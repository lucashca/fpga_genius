==> flow/design.v <==
module fsm_genius(		 
  input reset,				 
  input clock, 				 
  input btn0,
  input btn1,
  input btn2,
  input btn3,
  input timerPronto,
  input colorPronto,
  input [3:0] colorSeq,
  input [3:0]key,  
  output [3:0] disp7,
  output [6:0] disp7Scr,
  output [5:0] disp7Aux,
  output [3:0]color_out,
  output exibeCor,
  output pulseSeq,
  output setTimerOn,
  output [1:0] velocity
);
  reg [3:0]color = 4'b0000;
  reg [3:0]code = 4'b0000;
  reg [6:0]codeScr = 6'b000000;
  reg [5:0]codeAux = 4'b0000;
  reg [5:0] state;							 
  reg [5:0] next_state;			 
  reg [1:0] dificuldade;
  reg [1:0] velocidade;
  reg [1:0] modo;
  reg [5:0] qtd_cores;			 
  reg [5:0] indSeq ;
  reg [1:0] cor;				     
  reg [5:0] max_cor;				 
  reg [4:0] cor_atual;			 
  reg [3:0] seq[31:0];	     
  reg pulse;					       
  reg next_player;
  reg p1 = 1;	 
  reg stateTimer = 0;
  reg stateColor = 0;
  reg geraSeq = 0;
  reg setColor = 0;
  reg startTimer = 0;
  reg btn0on = 0;
  reg btn1on = 0;
  reg btn2on = 0;
  reg btn3on = 0;
	parameter off=                  1,
				 menu=                 2,
	 			 dif1=                 3,
				 dif2=                 4,
				 dif3=                 5,
				 vel1=                 6,
				 vel2=                 7,
				 mode1=                8,
				 mode2=                9,
 				 gen_sequence=         10,
				 exibe_sequencia=      11,
				 errou=             	  12,
 				 acertou=              13,
 				 player_gera=          14,
 				 continuar=				  15,
				 player_responde=      16,
				 ganhou=					  17;	
  always @(posedge clock) begin
		if(!reset) begin
			state <= off;
		end
		else state <= next_state;
	end
  always @(posedge clock) begin
	  case(state)
    	off:	begin 
			setColor = 1;
			color = 4'b0101;
			dificuldade=0;
			velocidade=0;
			modo =0;
			qtd_cores = 0;
			code = 0;
			codeAux = 0;
			codeScr = 0;
			indSeq <= 0;
			next_state <= off;
			if(btn0) begin  
				next_state <= menu;
			end
		end
		menu:	begin
				next_state <= dif1;
				btn0on = 1;
		end
      dif1: begin 
			max_cor = 8;
			dificuldade = 1;
			code <= 1;	
			if(btn0 && !btn0on) begin 	
				btn0on = 1; next_state <= dif2;
			end
			if(!btn0) begin btn0on = 0; end
			if(btn1 && !btn1on) begin 
				btn1on = 1; next_state <= vel1;
			end
			if(!btn1) begin btn1on = 0; end
      end
		dif2:begin
			max_cor = 16;
			dificuldade = 2;
			code <= 2;
			if(btn0 && !btn0on) begin 	
				btn0on = 1; next_state <= dif3;
			end
			if(!btn0) begin btn0on = 0; end
			if(btn1 && !btn1on) begin 
				btn1on = 1; next_state <= vel1;
			end
			if(!btn1) begin btn1on = 0; end
		end
      dif3:begin
			max_cor = 32;
			dificuldade = 3;
			code <= 3;
			if(btn0 && !btn0on) begin  
				btn0on = 1; next_state <= dif1;
			end
			if(!btn0) begin btn0on = 0; end
			if(btn1 && !btn1on) begin 
				btn1on = 1; next_state <= vel1;
			end
			if(!btn1) begin btn1on = 0; end
		end
		vel1:begin
			velocidade = 1;
			code <= 4;
			if(btn0 && !btn0on) begin  
				btn0on = 1; next_state <= vel2;
			end
			if(!btn0) begin btn0on = 0; end
			if(btn1 && !btn1on) begin 
				btn1on = 1; next_state <= mode1;
			end
			if(!btn1) begin btn1on = 0; end
		end
		vel2:begin
			velocidade = 2;
			code <= 5;
			if(btn0 && !btn0on) begin  
				btn0on = 1; next_state <= vel1;
			end
			if(!btn0) begin btn0on = 0; end
			if(btn1 && !btn1on) begin 
				btn1on = 1; next_state <= mode1;
			end
			if(!btn1) begin btn1on = 0; end
		end
		mode1: begin
			modo = 1;
			code <= 6;
			if(btn0 && !btn0on) begin  
				btn0on = 1; next_state <= mode2;
			end
			if(!btn0) begin btn0on = 0; end
			if(btn1 && !btn1on) begin 
				btn1on = 1; next_state <= gen_sequence;
			end
			if(!btn1) begin btn1on = 0; end
		end
		mode2: begin 
			modo = 2;
			code <= 7;
			if(btn0 && !btn0on) begin  
				btn0on = 1; next_state <= mode1;
			end
			if(!btn0) begin btn0on = 0; end
			if(btn1 && !btn1on) begin 
				btn1on = 1; next_state <= player_gera;
			end
			if(!btn1) begin btn1on = 0; end
		end
		gen_sequence: begin
			if(colorPronto) begin 
				stateColor = 1;
				seq[qtd_cores] = colorSeq;
				geraSeq = 0;
				next_state <= gen_sequence;
			end  
			else begin 
				if(!colorPronto && stateColor)begin 
					geraSeq = 0; 
					stateColor = 0; 
					if(max_cor > qtd_cores)begin 
						qtd_cores = qtd_cores + 1;
						next_state <= exibe_sequencia;
					end else begin 
						if(qtd_cores == max_cor) begin 
							qtd_cores = 0;
							next_state <= ganhou;
						end
					end 
				end
				else begin geraSeq = 1; end
			end
				codeScr = (qtd_cores * 2)-2;
				if(velocidade == 2) begin 
					codeScr = qtd_cores;	
				end
			end
	  exibe_sequencia: begin
		code <= 12;
	  if(timerPronto)begin 
		color = seq[indSeq];
		stateTimer = 1;
		code <= 13;
	  end else begin 
		  if(!timerPronto && stateTimer)begin 
				stateTimer = 0;
				indSeq = indSeq + 1;
				startTimer = 0;
				if(qtd_cores > indSeq) begin 
					next_state <= exibe_sequencia; 	
				end else begin 
					if(indSeq == qtd_cores) begin 
					indSeq = 0;
					color = 4'b0110;  
					next_state <= player_responde;
					end
				end 
		  end else 	begin 
				startTimer = 1;
				color = 4'b1111; 
			end
	  end
		end
		 continuar: begin 
			 if(btn0 && !btn0on) begin  
					btn0on = 1; 
					next_state <= gen_sequence; 
			 end
			 if(!btn0) begin btn0on = 0; end
      end
		player_responde: begin 
			code <= 11;
			if(btn0 && !btn0on) begin color = 4'b0011; end  
			if(btn1 && !btn1on) begin color = 4'b0100; end  
			if(btn2 && !btn2on) begin color = 4'b0010; end  
			if(btn3 && !btn3on) begin color = 4'b0001; end  
			if(!btn0) begin btn0on = 0; end
			if(!btn1) begin btn1on = 0; end
			if(!btn2) begin btn2on = 0; end
			if(!btn3) begin btn3on = 0; end
			if( (btn0 && !btn0on)||(btn1 && !btn1on)||(btn2 && !btn2on)||(btn3 && !btn3on) ) begin 
				btn0on = 1 ;
				btn1on = 1 ;
				btn2on = 1 ;
				btn3on = 1 ;
				if(seq [indSeq] == color)begin 
					indSeq = indSeq +1;
					if(indSeq < qtd_cores)begin
						next_state <= player_responde;
					end else begin  
						if(indSeq == qtd_cores)begin
							indSeq = 0;
							color = 4'b1111;
							next_state <= acertou;
						end
					end	
				end else if(seq [indSeq] != color)begin 
					next_state <= errou;
				end
			end
				codeAux <= indSeq;
		end
		acertou: begin 
			startTimer = 1;
			if(timerPronto) begin
				startTimer = 0;
				code <= 9;  
				if(modo == 1) begin next_state <= gen_sequence;end
				if(modo == 2) begin next_state <= player_gera; end	
			end 
		end
		errou: begin 
			codeAux <= 33;
			code <= 14;
			if(btn0 && !btn0on) begin  
				qtd_cores = 0;
				btn0on = 1; 
				next_state <= gen_sequence;
			end
			if(!btn0) begin btn0on = 0; end
			if(btn1 && !btn1on) begin 
				qtd_cores = 0;
				btn1on = 1; next_state <= off;
			end
			if(!btn1) begin btn1on = 0; end
		end
		ganhou:begin 
			codeAux <= 34;
			code <= 14;  
			if(btn0 && !btn0on) begin  
				qtd_cores = 0;
				btn0on = 1; 
				if(modo == 1) begin 
					next_state <= gen_sequence;
				end
				if(modo == 2) begin 
					next_state <= player_gera;
				end
			end
			if(!btn0) begin btn0on = 0; end
			if(btn1 && !btn1on) begin 
				qtd_cores = 0;
				btn1on = 1; next_state <= off;
			end
			if(!btn1) begin btn1on = 0; end
		end
		player_gera: begin 
			p1 = ~p1;
			code <= 10;
			if(btn0 && !btn0on) begin color = 4'b0011; end  
			if(btn1 && !btn1on) begin color = 4'b0100; end  
			if(btn2 && !btn2on) begin color = 4'b0010; end  
			if(btn3 && !btn3on) begin color = 4'b0001; end  
			if(!btn0) begin btn0on = 0; end
			if(!btn1) begin btn1on = 0; end
			if(!btn2) begin btn2on = 0; end
			if(!btn3) begin btn3on = 0; end
			if( (btn0 && !btn0on)||(btn1 && !btn1on)||(btn2 && !btn2on)||(btn3 && !btn3on) ) begin 
				btn0on = 1 ;
				btn1on = 1 ;
				btn2on = 1 ;
				btn3on = 1 ;
				seq[qtd_cores] = color;
				if(max_cor > qtd_cores)begin 
					qtd_cores = qtd_cores + 1;
					next_state <= exibe_sequencia;
				end else begin 
					if(qtd_cores == max_cor) begin 
						qtd_cores = 0;
						next_state <= ganhou;
					end
				end 
			end
				codeScr = (qtd_cores * 2)-2;
				if(velocidade == 2) begin 
					codeScr = qtd_cores;	
				end
		end
		default: next_state <= off;
	  endcase
	  end
	  assign color_out[3:0]   = color;
	  assign disp7[3:0]   = code;
	  assign disp7Scr[6:0]   = codeScr;
	  assign disp7Aux[5:0]   = codeAux;
	  assign pulseSeq = geraSeq;
	  assign setTimerOn = startTimer;
	  assign velocity = velocidade;
	  assign exibeCor = setColor;
	  endmodule
# --- Reports on fsm_genius ---
# Tool output for the design above, in the order of the flow.
# Lines are those of the file above, counted from 1.
# Operators carry their Yosys type and port widths (W data, S select, Z words).
setup:
  top_module: "fsm_genius"
  clock: "clock"
  lib: "sky130hd"
  corner: "tt_025C_1v80"

# --- Word-level counts ---
# Counts by Yosys on the flattened word-level netlist (proc, flatten, opt, wreduce). Print and check cells are left out. Cells with the same type and inputs are merged into one.
classes:
  muxes: 280
  reduce_logical: 125
  n_addsub: 4
  compare: 3
  n_eq: 173
ops:
  columns: ["operator", "count"]
  rows:
  - ["$reduce_or A31 Y1", 32]
  - ["$mux W4", 147]
  - ["$mux W6", 51]
  - ["$pmux W4 S2", 32]
  - ["$eq A5 B5 Y1 const B", 32]
  - ["$reduce_and A5 Y1", 32]
  - ["$ne A2 B2 Y1 const B", 70]
  - ["$pmux W4 S32", 1]
  - ["$pmux W6 S17", 1]
  - ["$eq A5 B4 Y1 const B", 16]
  - ["$pmux W4 S13", 1]
  - ["$eq A6 B4 Y1 const B", 8]
  - ["$pmux W6 S4", 2]
  - ["$eq A5 B3 Y1 const B", 8]
  - ["$pmux W6 S3", 2]
  - ["$ne A3 B3 Y1 const B", 11]
  - ["$mux W1", 31]
  - ["$reduce_bool A13 Y1", 2]
  - ["$eq A6 B3 Y1 const B", 4]
  - ["$pmux W7 S3", 1]
  - ["$eq A5 B2 Y1 const B", 4]
  - ["$reduce_and A17 Y1", 1]
  - ["$pmux W4 S4", 1]
  - ["$reduce_bool A3 Y1", 5]
  - ["$logic_and A1 B1 Y1", 14]
  - ["$logic_not A1 Y1", 14]
  - ["$sub A7 B2 Y7 const B", 2]
  - ["$mux W7", 2]
# Not listed: further kinds 31, cells in them 58.
word_totals:
  output_inout_bits: 26
  register_bits: 192

# --- Depth ---
# Depth = most cells in a row (Yosys ltp): at word level without a register or memory, in the mapped netlist without a sequential cell, where the memories' decode and read muxes count.
depth:
  depth_word: 18
  abc_area: 0
  mapped_depth: 15
  ltp_nobuf: 12

# --- Mapped cells and area ---
# The flow's flattened synthesis, as Yosys stat reports it; memories are mapped. The netlist is that of the ABC_AREA named above (0 if unset); the other value can give another one.
# Totals and module areas in this step are rounded.
synth_totals:
  buffers: 58
  ff_cells: 189
  area_um2: 10500
  cells: 994
by_type:
  columns: ["cell_type", "count", "area_total_um2"]
  rows:
  - ["sky130_fd_sc_hd__edfxtp_1", 181, 5.44E+03]
  - ["sky130_fd_sc_hd__nand2_1", 95, 356.592]
  - ["sky130_fd_sc_hd__a21oi_1", 71, 355.341]
  - ["sky130_fd_sc_hd__nor2_1", 91, 341.578]
  - ["sky130_fd_sc_hd__ha_1", 23, 287.776]
  - ["sky130_fd_sc_hd__mux2i_1", 28, 280.269]
  - ["sky130_fd_sc_hd__o21ai_0", 38, 190.182]
  - ["sky130_fd_sc_hd__dfxtp_1", 8, 160.154]
  - ["sky130_fd_sc_hd__nand3_1", 29, 145.139]
  - ["sky130_fd_sc_hd__nor3_1", 28, 140.134]
  - ["sky130_fd_sc_hd__o22ai_1", 21, 131.376]
  - ["sky130_fd_sc_hd__clkbuf_1", 34, 127.622]
  - ["sky130_fd_sc_hd__inv_1", 33, 123.869]
  - ["sky130_fd_sc_hd__nand2b_1", 19, 118.864]
  - ["sky130_fd_sc_hd__xnor2_1", 13, 113.859]
  - ["sky130_fd_sc_hd__nand3b_1", 14, 105.101]
  - ["sky130_fd_sc_hd__a22oi_1", 12, 90.086]
  - ["sky130_fd_sc_hd__mux2_2", 8, 90.086]
# Other cell types: 67; their cells: 248.

# --- Timing after synthesis ---
# Source: OpenSTA report_checks on the synthesized netlist (no wires, ideal clock, input and output delay 20% of the period each), path of least setup slack; recovery checks are left aside. Register names are those of the netlist, which keeps one name where synthesis merged equal registers.
synth_path:
  path_kind: "flip-flop to flip-flop"
  start: "reg indSeq[0]"
  end: "reg next_state[0]"
  setup_time_ns: 0.265
  required_time_ns: 4.665
  delay_ns: 3.848
  period_ns: 4.93
  t_arrival_ns: 3.583
  driving_pins: 14
  path_slack_ns: 1.082
  synth_period_reached_ns: 3.848
# "delay_ns" = arrival - input delay + setup time.
# "driving_pins" counts driving pins, that of a launching flip-flop among them; a cell with two outputs on the path counts twice.
# "synth_period_reached_ns" = period - worst setup slack (recovery checks aside). The figure is calculated, with input and output delays left at 20% of the set period.
# Between the ends stands the longest chain of elaborated cells between them, by number of cells; it is not shown to be the way that was timed. Of several equally long chains one is given.
# A line is the first line of the expression or statement that the cell stems from. Yosys adds cells for indexed reads and writes and turns some case tables into memories.
# At most two assigning lines are given for a register; there are more.
# The path ends at the enable pin of a flip-flop; only ways to that pin are counted.
synth_between:
  path_cell_list: "sky130_fd_sc_hd__edfxtp_1 > sky130_fd_sc_hd__ha_1 > sky130_fd_sc_hd__clkbuf_1 > sky130_fd_sc_hd__and3_1 > sky130_fd_sc_hd__ha_1 > sky130_fd_sc_hd__a22o_1 > sky130_fd_sc_hd__a31o_2 > sky130_fd_sc_hd__a2111oi_2 > sky130_fd_sc_hd__nand4_1 > sky130_fd_sc_hd__mux2i_2 > sky130_fd_sc_hd__xnor2_1 > sky130_fd_sc_hd__or2_1 > sky130_fd_sc_hd__or4_1 > sky130_fd_sc_hd__a21o_1"
  elab_chain_len: 11
  cone_cells: 48
synth_rtl:
  columns: ["element", "line", "rtl"]
  rows:
  - ["start, declared", 31, "reg [5:0] indSeq ;"]
  - ["start, assigned", 217, "indSeq = indSeq + 1;"]
  - ["start, assigned", 257, "indSeq = indSeq +1;"]
  - ["$eq A5 B5 Y1", 256, "if(seq [indSeq] == color)begin"]
  - ["$pmux W4 S32", 256, null]
  - ["$mux W4", 251, "if( (btn0 && !btn0on)||(btn1 && !btn1on)||(btn2 && !btn2on)||(btn3 && !btn3on) ) begin"]
  - ["$mux W4", 72, "case(state)"]
  - ["$eq A4 B4 Y1", 256, null]
  - ["$mux W4", 256, null]
  - ["$mux W4", 251, null]
  - ["$mux W4", 72, null]
  - ["$ne A4 B4 Y1", 267, "end else if(seq [indSeq] != color)begin"]
  - ["$ne A3 B3 Y1", null, null]
  - ["$reduce_and A17 Y1", null, null]
  - ["end, assigned", 264, "next_state <= acertou;"]
  - ["end, assigned", 268, "next_state <= errou;"]
  - ["end, declared", 26, "reg [5:0] next_state;"]

# --- Worst path after layout ---
# Path of least setup slack in the final report of entry A (OpenROAD, finished layout, wires in). Where an end is a register, its clock arrival counts in the times.
layout_path:
  path_kind: "flip-flop to flip-flop"
  start: "reg indSeq[1]"
  end: "reg next_state[5]"
  setup_time_ns: 0.24
  driving_pins: 15
  required_time_ns: 3.58
  path_slack_ns: -0.29
  period_ns: 3.35
  t_arrival_ns: 3.87
# Between the ends stands the longest chain of elaborated cells between them, by number of cells; it is not shown to be the way that was timed. Of several equally long chains one is given.
# At most two assigning lines are given for a register; there are more.
# The path ends at the enable pin of a flip-flop; only ways to that pin are counted.
layout_between:
  path_cell_list: "sky130_fd_sc_hd__edfxtp_1 > sky130_fd_sc_hd__buf_6 > sky130_fd_sc_hd__ha_4 > sky130_fd_sc_hd__and3_4 > sky130_fd_sc_hd__ha_4 > sky130_fd_sc_hd__a211oi_4 > sky130_fd_sc_hd__nand3_1 > sky130_fd_sc_hd__a211oi_2 > sky130_fd_sc_hd__nand2_2 > sky130_fd_sc_hd__buf_4 > sky130_fd_sc_hd__mux2i_4 > sky130_fd_sc_hd__buf_4 > sky130_fd_sc_hd__xor2_1 > sky130_fd_sc_hd__or4_4 > sky130_fd_sc_hd__a21o_4"
  elab_chain_len: 11
  cone_cells: 48
layout_rtl:
  columns: ["element", "line", "rtl"]
  rows:
  - ["start, declared", 31, "reg [5:0] indSeq ;"]
  - ["start, assigned", 217, "indSeq = indSeq + 1;"]
  - ["start, assigned", 257, "indSeq = indSeq +1;"]
  - ["$eq A5 B5 Y1", 256, "if(seq [indSeq] == color)begin"]
  - ["$pmux W4 S32", 256, null]
  - ["$mux W4", 251, "if( (btn0 && !btn0on)||(btn1 && !btn1on)||(btn2 && !btn2on)||(btn3 && !btn3on) ) begin"]
  - ["$mux W4", 72, "case(state)"]
  - ["$eq A4 B4 Y1", 256, null]
  - ["$mux W4", 256, null]
  - ["$mux W4", 251, null]
  - ["$mux W4", 72, null]
  - ["$ne A4 B4 Y1", 267, "end else if(seq [indSeq] != color)begin"]
  - ["$ne A3 B3 Y1", null, null]
  - ["$reduce_and A17 Y1", null, null]
  - ["end, assigned", 264, "next_state <= acertou;"]
  - ["end, assigned", 268, "next_state <= errou;"]
  - ["end, declared", 26, "reg [5:0] next_state;"]

Subject: flow runs of fsm_genius

Hi,

Design fsm_genius on sky130hd. What follows are 2 stored runs of the flow, each under its own settings; their order means nothing. The constraints put input and output delay at 20% of the set period each and load the outputs with 0.01 pF.
"timing.worst_path_ns" = time allowed to the worst setup path (clock period - input delay - output delay, where it has them) - its slack; a late launch clock adds to it, a late capture clock takes from it.
The measured numbers are rounded.

--- entry A ---
==> flow/run.sh <==
#!/bin/bash
# the make line also repeats the synthesis and layout settings of config.mk as NAME=value (left out here)
make -C /OpenROAD-flow-scripts/flow DESIGN_CONFIG=/design/flow/config.mk WORK_HOME=/design/flow/orfs CLKGATE_MAP_FILE= finish
==> flow/config.mk <==
export PLATFORM = sky130hd
export DESIGN_NAME = fsm_genius
export DESIGN_NICKNAME = fsm_genius
export VERILOG_FILES = /design/flow/design.v
export SDC_FILE = /design/flow/constraint.sdc
export NUM_CORES = 4
export LEC_CHECK = 0
export CAP_MARGIN = 20
export CORE_ASPECT_RATIO = 1.24
export CORE_MARGIN = 2
export CORE_UTILIZATION = 19
export GPL_ROUTABILITY_DRIVEN = 0
export HOLD_SLACK_MARGIN = 0.02
export MIN_ROUTING_LAYER = met2
export PLACE_DENSITY_LB_ADDON = 0.19
export SLEW_MARGIN = 20
export TNS_END_PERCENT = 65
==> flow/constraint.sdc <==
create_clock -name core_clock -period 3.35 [get_ports {clock}]
set_input_delay 0.6700 -clock core_clock [delete_from_list [all_inputs] [get_ports {clock}]]
set_output_delay 0.6700 -clock core_clock [all_outputs]
set_load 0.01 [all_outputs]

==> results, as YAML <==
results:
  setup_worst_slack_ns: -0.288
  timing.worst_path_ns: 3.64
  worst_path_kind: "flip-flop to flip-flop"
  design.die.area_um2: 57300
  final_hold_ws_ns: 0.544
  post_synth_area_um2: 10500
  finalUtil_pct: 25.7

--- entry B ---
==> flow/run.sh <==
#!/bin/bash
# the make line also repeats the synthesis and layout settings of config.mk as NAME=value (left out here)
make -C /OpenROAD-flow-scripts/flow DESIGN_CONFIG=/design/flow/config.mk WORK_HOME=/design/flow/orfs CLKGATE_MAP_FILE= finish
==> flow/config.mk <==
export PLATFORM = sky130hd
export DESIGN_NAME = fsm_genius
export DESIGN_NICKNAME = fsm_genius
export VERILOG_FILES = /design/flow/design.v
export SDC_FILE = /design/flow/constraint.sdc
export NUM_CORES = 4
export LEC_CHECK = 0
export ABC_AREA = 1
export CAP_MARGIN = 20
export CELL_PAD_IN_SITES_GLOBAL_PLACEMENT = 0
export CORE_MARGIN = 2
export CORE_UTILIZATION = 28
export GPL_TIMING_DRIVEN = 1
export MAX_ROUTING_LAYER = met5
export PLACE_DENSITY_LB_ADDON = 0.2
export SLEW_MARGIN = 25
export TNS_END_PERCENT = 70
==> flow/constraint.sdc <==
create_clock -name core_clock -period 3.01 [get_ports {clock}]
set_input_delay 0.6020 -clock core_clock [delete_from_list [all_inputs] [get_ports {clock}]]
set_output_delay 0.6020 -clock core_clock [all_outputs]
set_load 0.01 [all_outputs]

==> results, as YAML <==
results:
  setup_worst_slack_ns: -0.021
  timing.worst_path_ns: 3.03
  worst_path_kind: "flip-flop to flip-flop"
  design.die.area_um2: 39400
  final_hold_ws_ns: 0.489
  post_synth_area_um2: 10600
  finalUtil_pct: 38.5

Regards

==> flow/design.v <==
`timescale 1ns / 1ps
module counter1second (
	input clock,     
	input [1:0] velocidade,
	input enable,
	output [3:0] y
);
	reg [31:0] value;
	reg saida;
always @(posedge clock) begin
	value <= enable ? (value + 1'b1) : 4'b0000 ;
	if(velocidade == 1) begin 	saida <= value [25];  end 
	if(velocidade == 2) begin 	saida <= value [26];  end 
end
	assign y = saida;
endmodule
== Step by step through the tools: counter1second ==
The steps from the RTL of counter1second to its reports follow in flow order.
Lines are those of the file above, counted from 1.
Operators: Yosys type, input widths -> output width; for muxes data width and select width s.
Cell names lack the library's common part.
The mark -- stands for no value.
Set-up
  design top: counter1second
  clock: clock
  standard-cell library: sky130hd
  corner: tt_025C_1v80

== After elaboration ==
Counts by Yosys on the flattened word-level netlist (proc, flatten, opt, wreduce; memories kept). Register bits leave out memories and registers merged into their read ports (data or address). Print and check cells are left out. Cells with the same type and inputs are merged into one.
Storage and ports
  bits in registers: 33
  bits of input ports: 4
  word-level cells: 8
Cells by class
  reductions and logical operators: 1
  mux-type cells: 2
  $add $sub $neg: 1
  equality and inequality tests: 2
Operators by type and width (count)
  $add 32x1->32 const B: 1
  $eq 2x1->1 const B: 1
  $eq 2x2->1 const B: 1
  $reduce_bool 2->1: 1
  $mux 1: 2

== Depth ==
Longest topological path by Yosys (ltp), each cell counted once; first at word level (registers and memories cut), then after technology mapping (sequential cells cut; the memories' decode and read muxes count).
Depth
  word-level depth: 3
  ABC_AREA: 0
  gate-level depth with buffers: 6

== Synthesis result ==
The flow's flattened synthesis, as Yosys stat reports it; memories are mapped. The netlist is that of the ABC_AREA named above (0 if unset); the other value can give another one.
Synthesis totals
  sequential area: 570.5 µm²
  buffers: 9
  synthesis area: 1323.8 µm²
  standard cells after synthesis: 154
  mapped flip-flops: 28
Cell types
  dfxtp_1: count 27, area in all 540.518 µm²
  xnor2_1: count 8, area in all 70.067 µm²
  a21oi_1: count 12, area in all 60.058 µm²
  or3_1: count 9, area in all 56.304 µm²
  nand2_1: count 12, area in all 45.043 µm²
  nand3_1: count 9, area in all 45.043 µm²
  nor2_1: count 12, area in all 45.043 µm²
  nor4_1: count 7, area in all 43.792 µm²
  o21ai_0: count 8, area in all 40.038 µm²
  buf_4: count 4, area in all 30.029 µm²
  edfxtp_1: count 1, area in all 30.029 µm²
  inv_1: count 8, area in all 30.029 µm²
  mux2i_1: count 3, area in all 30.029 µm²
  o31ai_1: count 4, area in all 30.029 µm²
  or4_1: count 4, area in all 30.029 µm²
  ha_1: count 2, area in all 25.024 µm²
  nand3_2: count 2, area in all 20.019 µm²
  nand2b_1: count 3, area in all 18.768 µm²
Other cell types: 14; their cells: 19.

== Timing after synthesis ==
OpenSTA on the mapped netlist: ideal clock, no wires. The path of least setup slack (recovery checks aside). Input and output delay are each 20% of the period. Register names are those of the netlist, which keeps one name where synthesis merged equal registers.
Path after synthesis
  path type: reg-to-reg
  start point: reg value[0]
  end point: reg value[22]
  setup time: 0.070 ns
  path slack: 0.592 ns
  required time: 2.470 ns
  stages on the path: 7
  path delay: 1.948 ns
  data arrival time: 1.878 ns
  period: 2.54 ns
  synthesis period reached: 1.948 ns
"path delay" = arrival - input delay + setup time.
"stages on the path" counts driving pins, that of a launching flip-flop among them; a cell with two outputs on the path counts twice.
"synthesis period reached" = period - worst setup slack (recovery checks aside). The figure is calculated, with input and output delays left at 20% of the set period.
Between the ends stands the longest chain of elaborated cells between them, by number of cells; it is not shown to be the way that was timed. Of several equally long chains one is given.
A line is the first line of the expression or statement that the cell stems from. Yosys adds cells for indexed reads and writes and turns some case tables into memories.
Between the ends, after synthesis
  cells stage by stage: dfxtp_1 -> ha_1 -> nand4_2 -> or3_1 -> buf_6 -> or4_1 -> a21oi_1
  cells in the longest elaborated chain: 1
RTL lines, path after synthesis
  start, declared: RTL line 8  | reg [31:0] value;
  start, assigned: RTL line 11  | value <= enable ? (value + 1'b1) : 4'b0000 ;
  $add 32x1->32: RTL line 11
  end, assigned: RTL line 11
  end, declared: RTL line 8

== Path in the finished layout ==
From the final timing report of record 1: the path of least setup slack in the routed layout; clock arrival at registers is part of the times.
Path post-layout
  path type: reg-to-reg
  start point: reg value[1]
  end point: reg value[22]
  setup time: 0.05 ns
  data arrival time: 2.03 ns
  period: 1.45 ns
  required time: 1.73 ns
  path slack: -0.30 ns
  stages on the path: 7
Between the ends stands the longest chain of elaborated cells between them, by number of cells; it is not shown to be the way that was timed. Of several equally long chains one is given.
Between the ends, post-layout
  cells stage by stage: dfxtp_2 -> ha_4 -> nand4_4 -> or3_4 -> buf_6 -> or4_4 -> a21oi_2
  cells in the longest elaborated chain: 1
RTL lines, path post-layout
  start, declared: RTL line 8  | reg [31:0] value;
  start, assigned: RTL line 11  | value <= enable ? (value + 1'b1) : 4'b0000 ;
  $add 32x1->32: RTL line 11
  end, assigned: RTL line 11
  end, declared: RTL line 8

Top module counter1second; platform sky130hd; tools Yosys and OpenROAD; 2 stored runs in no particular order. Input and output delays are each 20% of the period that was set; the output load is 0.01 pF.
"achieved clock period" means the clock period less the worst setup slack. The figure is calculated, with input and output delays left at 20% of the set period.
By "worst setup path time" is meant the share of the clock period that the worst setup path is allowed (20% is reserved at inputs, 20% at outputs), minus its slack. Clock arrival times at its registers enter into it.
"power" is the tool's figure for a default switching activity; nothing was simulated.

Record 1
==> flow/run.sh <==
#!/bin/bash
# the make line also repeats the synthesis and layout settings of config.mk as NAME=value (left out here)
make -C /OpenROAD-flow-scripts/flow DESIGN_CONFIG=/design/flow/config.mk WORK_HOME=/design/flow/orfs CLKGATE_MAP_FILE= finish
==> flow/config.mk <==
export PLATFORM = sky130hd
export DESIGN_NAME = counter1second
export DESIGN_NICKNAME = counter1second
export VERILOG_FILES = /design/flow/design.v
export SDC_FILE = /design/flow/constraint.sdc
export NUM_CORES = 4
export LEC_CHECK = 0
export ABC_AREA = 0
export CAP_MARGIN = 20
export CORE_MARGIN = 8
export CORE_UTILIZATION = 46
export CTS_CLUSTER_SIZE = 33
export GPL_TIMING_DRIVEN = 0
export MAX_ROUTING_LAYER = met4
export MIN_ROUTING_LAYER = met1
export PLACE_DENSITY = 0.51
export SLEW_MARGIN = 20
==> flow/constraint.sdc <==
create_clock -name core_clock -period 1.45 [get_ports {clock}]
set_input_delay 0.2900 -clock core_clock [delete_from_list [all_inputs] [get_ports {clock}]]
set_output_delay 0.2900 -clock core_clock [all_outputs]
set_load 0.01 [all_outputs]

==> results of record 1 <==
chip area after synthesis (Yosys): 1,323.8 µm²
die area: 4,850.4 µm²
standard-cell area of the final layout: 1,883.1 µm²
utilization: 0.683
worst setup slack after layout: -0.295 ns
total negative slack: -2.924 ns
worst hold slack: 0.481 ns
power: 1.260 mW
achieved clock period: 1.745 ns
worst setup path time: 1.75 ns
worst setup path kind: reg-to-reg

Record 2
==> flow/run.sh <==
#!/bin/bash
# the make line also repeats the synthesis and layout settings of config.mk as NAME=value (left out here)
make -C /OpenROAD-flow-scripts/flow DESIGN_CONFIG=/design/flow/config.mk WORK_HOME=/design/flow/orfs CLKGATE_MAP_FILE= finish
==> flow/config.mk <==
export PLATFORM = sky130hd
export DESIGN_NAME = counter1second
export DESIGN_NICKNAME = counter1second
export VERILOG_FILES = /design/flow/design.v
export SDC_FILE = /design/flow/constraint.sdc
export NUM_CORES = 4
export LEC_CHECK = 0
export CAP_MARGIN = 20
export CELL_PAD_IN_SITES_GLOBAL_PLACEMENT = 1
export CORE_MARGIN = 6
export CORE_UTILIZATION = 38
export GPL_TIMING_DRIVEN = 1
export MAX_ROUTING_LAYER = met4
export MIN_ROUTING_LAYER = met2
export SETUP_SLACK_MARGIN = -0.16
export SLEW_MARGIN = 0
==> flow/constraint.sdc <==
create_clock -name core_clock -period 3.73 [get_ports {clock}]
set_input_delay 0.7460 -clock core_clock [delete_from_list [all_inputs] [get_ports {clock}]]
set_output_delay 0.7460 -clock core_clock [all_outputs]
set_load 0.01 [all_outputs]

==> results of record 2 <==
chip area after synthesis (Yosys): 1,323.8 µm²
die area: 5,043.8 µm²
standard-cell area of the final layout: 1,405.1 µm²
utilization: 0.442
worst setup slack after layout: 1.517 ns
total negative slack: 0.000 ns
worst hold slack: 0.482 ns
power: 0.4813 mW
achieved clock period: 2.213 ns
worst setup path time: 2.21 ns
worst setup path kind: reg-to-reg
